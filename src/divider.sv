==> flow/design.v <==
module divider
(
    input  wire        clk,
    input  wire        rst_n,
    input  wire        start,
    input  wire        width,         
    input  wire        is_signed,     
    input  wire [31:0] dividend,
    input  wire [15:0] divisor,
    output reg         busy,
    output reg         done,
    output reg         overflow,     
    output reg [31:0]  quotient,     
    output reg [15:0]  remainder     
);
    localparam IDLE = 1'b0, RUN = 1'b1;
    reg  state;
    reg  [5:0]  cnt;                 
    reg  is_signed_r;
    reg  [48:0] rq;
    reg  [16:0] D;
    reg  q_neg, r_neg;
    wire sel32 = width;              
    reg sel32_r;
    wire [31:0] divd_eff = sel32 ? dividend
                                 : {dividend[15:0], 16'b0};
    wire [15:0] divs_eff = sel32 ? divisor :
                           is_signed ? { {8{divisor[7]}}, divisor[7:0]} : { 8'd0, divisor[7:0]};
    wire divd_neg = is_signed & (sel32 ? dividend[31] : dividend[15]);
    wire divs_neg = is_signed & (sel32 ? divisor [15] : divisor [7]);
    function [31:0] abs32 (input [31:0] v);
        abs32 = v[31] ? (~v + 1'b1) : v;
    endfunction
    function [15:0] abs16 (input [15:0] v);
        abs16 = v[15] ? (~v + 1'b1) : v;
    endfunction
    wire [5:0] cycles = sel32 ? 6'd32 : 6'd16;
    wire [48:0] rq_shift  = {rq[47:0], 1'b0};             
    wire [16:0] rem_trial = rq_shift[48:32];              
    wire        ge        = (rem_trial >= D);             
    wire [16:0] rem_next  = ge ? (rem_trial - D) : rem_trial;
    wire [31:0] quo_next  = {rq_shift[31:1], ge};         
    wire [48:0] rq_next   = {rem_next, quo_next};
    always @(posedge clk or negedge rst_n) begin
        if (!rst_n) begin
            state     <= IDLE;
            busy      <= 1'b0;
            done      <= 1'b0;
            overflow  <= 1'b0;
            quotient  <= 32'd0;
            remainder <= 16'd0;
        end
        else begin
            logic overflow_next;
            logic [31:0] quotient_next;
            done <= 1'b0;
            case (state)
            IDLE: begin
                busy <= 1'b0;
                if (start) begin
                    overflow_next <= (sel32 ? (divs_eff == 16'd0)
                                            : (divs_eff[7:0] == 8'd0));
                    overflow <= overflow_next;
                    if (overflow_next) begin
                        quotient  <= 32'd0;
                        remainder <= 16'd0;
                        done      <= 1'b1;
                    end else begin
                        cnt   <= cycles;        
                        busy  <= 1'b1;
                        state <= RUN;
                        q_neg <= divd_neg ^ divs_neg;          
                        r_neg <= divd_neg;                     
                        rq    <= { 17'd0,                      
                                   is_signed ? abs32(divd_eff)
                                             : divd_eff };
                        D     <= {1'b0,
                                  is_signed ? abs16(divs_eff)
                                            : divs_eff };
                        is_signed_r <= is_signed;
                        sel32_r <= sel32;
                    end
                end
            end
            RUN: begin
                rq  <= rq_next;         
                cnt <= cnt - 1'b1;
                if (cnt <= 16 && (sel32_r & rq_next[16] | ~sel32_r & rq_next[8])) begin
                    overflow <= 1'b1;
                    busy <= 0;
                    done <= 1;
                    state <= IDLE;
                end else if (cnt == 6'd1) begin  
                    quotient_next = q_neg ? (~rq_next[31:0] + 1'b1)
                                       :  rq_next[31:0];
                    quotient <= quotient_next;
                    remainder <= r_neg ? (~rq_next[47:32] + 1'b1)
                                       :  rq_next[47:32];
                    if (is_signed_r) begin
                        if (sel32_r) begin
                            overflow <= rq_next[15] & (~q_neg | rq_next[15:0] != 16'h8000);  
                        end else begin
                            overflow <= rq_next[7] & (~q_neg | rq_next[7:0] != 8'h80);       
                        end
                    end
                    busy <= 1'b0;
                    done <= 1'b1;
                    state <= IDLE;
                end
            end
            endcase
        end
    end
endmodule
### Tool chain data of divider

Tool output for the design above, in the order of the flow.
Lines are those of the file above, counted from 1.
A cell with - has no value.

| inputs | value |
|---|---|
| top module | divider |
| clock port | clk |
| standard-cell library | sky130hd |
| library corner | tt_025C_1v80 |

### Word level

Yosys after proc, flatten, opt, wreduce and memory -nomap, before mapping. Memory bits, and registers merged into a memory's read port (data or address), are not among the register bits. Print and check cells are not counted. Equal cells are merged and count once.

| storage and ports | value |
|---|---|
| register bits | 127 |
| bits of input ports | 53 |
| output and inout port bits | 51 |

| operators by class | value |
|---|---|
| equal/unequal tests | 10 |
| $lt $le $gt $ge | 2 |
| bitwise logic cells | 18 |
| multiplexer cells | 49 |
| reductions and logical operators | 8 |
| add/sub/neg operators | 6 |

Operator list:

| cell | count |
|---|---|
| two-way mux 32 bit | 8 |
| two-way mux 16 bit | 10 |
| case mux 48 bit (select 2 bit) | 1 |
| two-way mux 48 bit | 2 |
| adder 32 x 1 -> 32 bit with constant B | 2 |
| inverter 32 bit | 2 |
| case mux 32 bit (select 2 bit) | 1 |
| adder 16 x 1 -> 16 bit with constant B | 2 |
| inverter 16 bit | 2 |
| case mux 16 bit (select 2 bit) | 1 |
| two-way mux 1 bit | 18 |
| two-way mux 6 bit | 3 |
| greater-or-equal comparator 17 x 16 -> 1 bit | 1 |
| subtractor 16 bit | 1 |
| != test 16 bit with constant B | 1 |
| zero test 16 bit | 1 |
| case mux 6 bit (select 2 bit) | 1 |
| AND reduction 3 bit | 3 |
| != test 2 bit with constant B | 4 |
| AND reduction 4 bit | 2 |
| != test 8 bit with constant B | 1 |
| zero test 8 bit | 1 |
| case mux 1 bit (select 2 bit) | 4 |
| AND 1 bit | 6 |
| != test 3 x 1 -> 1 bit with constant B | 2 |
| subtractor 6 x 1 -> 6 bit with constant B | 1 |
| equality test 6 x 1 -> 1 bit with constant B | 1 |
| less-or-equal comparator 6 x 5 -> 1 bit with constant B | 1 |

Not listed: further kinds 5, cells in them 10.

### Logic depth

Longest topological path by Yosys (ltp), each cell counted once; first at word level (registers and memories cut), then after technology mapping (sequential cells cut; the memories' decode and read muxes count).

| logic depth | value |
|---|---|
| word-level depth | 9 |
| ABC_AREA | 1 |
| depth in mapped cells | 26 |

### Synthesis result

Yosys stat after the flow's synthesis: flattened, memories mapped to cells. It holds for the ABC_AREA given above (unset counts as 0); a run with the other value may have another netlist.

Cell types:

| cell type | count | area in all (sq um) |
|---|---|---|
| sky130_fd_sc_hd__edfxtp_1 | 75 | 2252.16 |
| sky130_fd_sc_hd__dfrtp_1 | 52 | 1.3E+03 |
| sky130_fd_sc_hd__nand2_1 | 339 | 1272.47 |
| sky130_fd_sc_hd__inv_1 | 158 | 593.069 |
| sky130_fd_sc_hd__o21ai_0 | 97 | 485.466 |
| sky130_fd_sc_hd__nor2_1 | 113 | 424.157 |
| sky130_fd_sc_hd__nand3_1 | 73 | 365.35 |
| sky130_fd_sc_hd__ha_1 | 23 | 287.776 |
| sky130_fd_sc_hd__a21oi_1 | 54 | 270.259 |
| sky130_fd_sc_hd__xor2_1 | 26 | 227.718 |
| sky130_fd_sc_hd__nor3_1 | 27 | 135.13 |
| sky130_fd_sc_hd__o21ai_1 | 23 | 115.11 |
| sky130_fd_sc_hd__nand2_2 | 18 | 112.608 |
| sky130_fd_sc_hd__nand4_1 | 17 | 106.352 |
| sky130_fd_sc_hd__buf_6 | 9 | 101.347 |
| sky130_fd_sc_hd__or2_2 | 14 | 87.584 |
| sky130_fd_sc_hd__xnor2_1 | 10 | 87.584 |
| sky130_fd_sc_hd__nor2_2 | 13 | 81.328 |

Other cell types: 35; their cells: 101.

| synthesis totals | value |
|---|---|
| mapped cells | 1242 |
| sequential part of the area | 3553.4 sq um |
| mapped flip-flops | 127 |
| chip area (Yosys) | 9028.7 sq um |

### Timing after synthesis

Path of least setup slack by OpenSTA after synthesis, without wires, with an ideal clock, recovery checks aside; 20% of the period is set as input and as output delay. Where synthesis merged equal registers, the netlist keeps one of their names.

| timing path post-synthesis | value |
|---|---|
| path kind | in2reg |
| start | input port start |
| end | register cnt[0] |
| path slack | -0.065 ns |
| arrival | 4.833 ns |
| required time | 4.767 ns |
| library setup time | 0.533 ns |
| period | 5.3 ns |
| stages | 2 |
| delay of the path | 4.306 ns |
| path buffers | 0 |
| time at the first pin | 1.060 ns |
| period reached after synthesis | 5.365 ns |

"delay of the path" = arrival - input delay + setup time.
"stages" counts driving pins, that of a launching flip-flop among them; a cell with two outputs on the path counts twice.
"period reached after synthesis" is the clock period less the worst setup slack; recovery checks do not enter. This is arithmetic on one report: input and output delays are still those of the set period (20% each).
The rows between start and end are the longest chain of elaborated cells between them; the timing report does not say that the signal goes this way. Where chains are equally long, one stands for them.
A line is the first line of the expression or statement that the cell stems from. Yosys adds cells for indexed reads and writes and turns some case tables into memories.
Only ways into the end's enable, where the timed path ends, are counted here.

| on the way, post-synthesis | value |
|---|---|
| cell sequence | sky130_fd_sc_hd__nor2_1 -> sky130_fd_sc_hd__nor3_1 |
| cells in the longest elaborated chain | 2 |
| elaborated cells on any way between the ends | 2 |
| RTL lines with such cells | 0 |

Ends and longest elaborated chain, post-synthesis:

| element | line | source |
|---|---|---|
| from (decl) | 5 | `input  wire        start,` |
| != test 2 bit | - |  |
| AND reduction 3 bit | - |  |
| to (assign) | 69 | `cnt   <= cycles;` |
| to (assign) | 87 | `cnt <= cnt - 1'b1;` |
| to (decl) | 18 | `reg  [5:0]  cnt;` |

### Worst path after layout

From the final timing report of flow run A: the path of least setup slack in the routed layout; clock arrival at registers is part of the times.

| timing path after layout | value |
|---|---|
| path kind | reg2reg |
| start | register rq[43] |
| end | register overflow |
| time at the first pin | 0.44 ns |
| arrival | 4.42 ns |
| path slack | 3.06 ns |
| required time | 7.48 ns |
| path buffers | 0 |
| library setup time | 0.13 ns |
| stages | 23 |
| period | 7.18 ns |

The rows between start and end are the longest chain of elaborated cells between them; the timing report does not say that the signal goes this way. Where chains are equally long, one stands for them.
At most two assigning lines are given for a register; there are more.

| on the way, after layout | value |
|---|---|
| cell sequence | sky130_fd_sc_hd__edfxtp_1 -> sky130_fd_sc_hd__ha_1 -> sky130_fd_sc_hd__nand2_2 -> sky130_fd_sc_hd__inv_1 -> sky130_fd_sc_hd__nand2_1 -> sky130_fd_sc_hd__nand2_1 -> sky130_fd_sc_hd__nand2_1 -> sky130_fd_sc_hd__nand2_1 -> sky130_fd_sc_hd__nor2_4 -> sky130_fd_sc_hd__nand2_8 -> sky130_fd_sc_hd__inv_2 -> sky130_fd_sc_hd__ha_1 -> sky130_fd_sc_hd__nand3_1 -> sky130_fd_sc_hd__nor2_1 -> sky130_fd_sc_hd__nand2_1 -> sky130_fd_sc_hd__nor2_1 -> sky130_fd_sc_hd__nand2_1 -> sky130_fd_sc_hd__nor2_1 -> sky130_fd_sc_hd__nand3_1 -> sky130_fd_sc_hd__nand3_1 -> sky130_fd_sc_hd__o311ai_0 -> sky130_fd_sc_hd__a21oi_1 -> sky130_fd_sc_hd__o21ai_0 |
| cells in the longest elaborated chain | 9 |
| elaborated cells on any way between the ends | 12 |
| RTL lines with such cells | 8 |

Ends and longest elaborated chain, after layout:

| element | line | source |
|---|---|---|
| from (assign) | 74 | `rq    <= { 17'd0,` |
| from (assign) | 86 | `rq  <= rq_next;` |
| greater-or-equal comparator 17 x 16 -> 1 bit | 40 | `wire        ge        = (rem_trial >= D);` |
| != test 8 bit | 103 | `overflow <= rq_next[7] & (~q_neg \| rq_next[7:0] != 8'h80);` |
| OR 1 bit | 103 |  |
| AND 1 bit | 103 |  |
| two-way mux 1 bit | 100 | `if (sel32_r) begin` |
| two-way mux 1 bit | 99 | `if (is_signed_r) begin` |
| two-way mux 1 bit | 93 | `end else if (cnt == 6'd1) begin` |
| two-way mux 1 bit | 88 | `if (cnt <= 16 && (sel32_r & rq_next[16] \| ~sel32_r & rq_next[8])) begin` |
| case mux 1 bit (select 2 bit) | 57 | `case (state)` |
| to (assign) | 63 | `overflow <= overflow_next;` |
| to (assign) | 101 | `overflow <= rq_next[15] & (~q_neg \| rq_next[15:0] != 16'h8000);` |
| to (decl) | 12 | `output reg         overflow,` |

Appendix: measured runs

Design divider on sky130hd. What follows are 2 stored runs of the flow, each under its own settings; their order means nothing. The constraints put input and output delay at 20% of the set period each and load the outputs with 0.01 pF.
By "clock period reached" is meant the clock period of the run minus its worst setup slack. This is arithmetic on one report: input and output delays are still those of the set period (20% each).
"critical setup path time": the worst setup path's part of the clock period (all of it between registers, 20% less for each end at a port) less its slack. A launch clock that arrives late makes it longer, a capture clock that arrives late makes it shorter.
"total power of the final layout" is the tool's figure for a default switching activity; nothing was simulated.

#### Flow run A

| setting | value |
|---|---|
| period_ns | `7.18` |
| CORE_UTILIZATION | `17` |
| PLACE_DENSITY_LB_ADDON | `0.17` |
| CORE_ASPECT_RATIO | `0.97` |
| CORE_MARGIN | `5` |
| CELL_PAD_IN_SITES_GLOBAL_PLACEMENT | `2` |
| ABC_AREA | `1` |
| CTS_CLUSTER_SIZE | `54` |
| SLEW_MARGIN | `0` |
| MAX_ROUTING_LAYER | `met4` |
| CAP_MARGIN | `20` |

| result | value |
|---|---|
| post-route utilization | 21.6% |
| setup TNS | 0.000 ns |
| area of the synthesized netlist | 9028.7 sq um |
| post-route worst hold slack | 0.478 ns |
| total power of the final layout | 4093 µW |
| setup slack of the critical path | 3.063 ns |
| clock period reached | 4.117 ns |
| die outline area | 57818.3 sq um |
| std-cell area (final layout) | 11383.4 sq um |
| critical setup path time | 4.12 ns |
| worst setup path type | reg2reg |

#### Flow run B

| setting | value |
|---|---|
| period_ns | `8.34` |
| CORE_UTILIZATION | `45` |
| PLACE_DENSITY | `0.5` |
| HOLD_SLACK_MARGIN | `0.07` |
| CELL_PAD_IN_SITES_DETAIL_PLACEMENT | `1` |
| GPL_ROUTABILITY_DRIVEN | `0` |
| CAP_MARGIN | `25` |
| MIN_ROUTING_LAYER | `met1` |
| MAX_ROUTING_LAYER | `met4` |
| CORE_MARGIN | `2` |
| SLEW_MARGIN | `20` |

| result | value |
|---|---|
| post-route utilization | 56.0% |
| setup TNS | 0.000 ns |
| area of the synthesized netlist | 8267.9 sq um |
| post-route worst hold slack | 0.474 ns |
| total power of the final layout | 3111 µW |
| setup slack of the critical path | 3.198 ns |
| clock period reached | 5.142 ns |
| die outline area | 19472.8 sq um |
| std-cell area (final layout) | 10092.2 sq um |
| critical setup path time | 5.14 ns |
| worst setup path type | reg2reg |
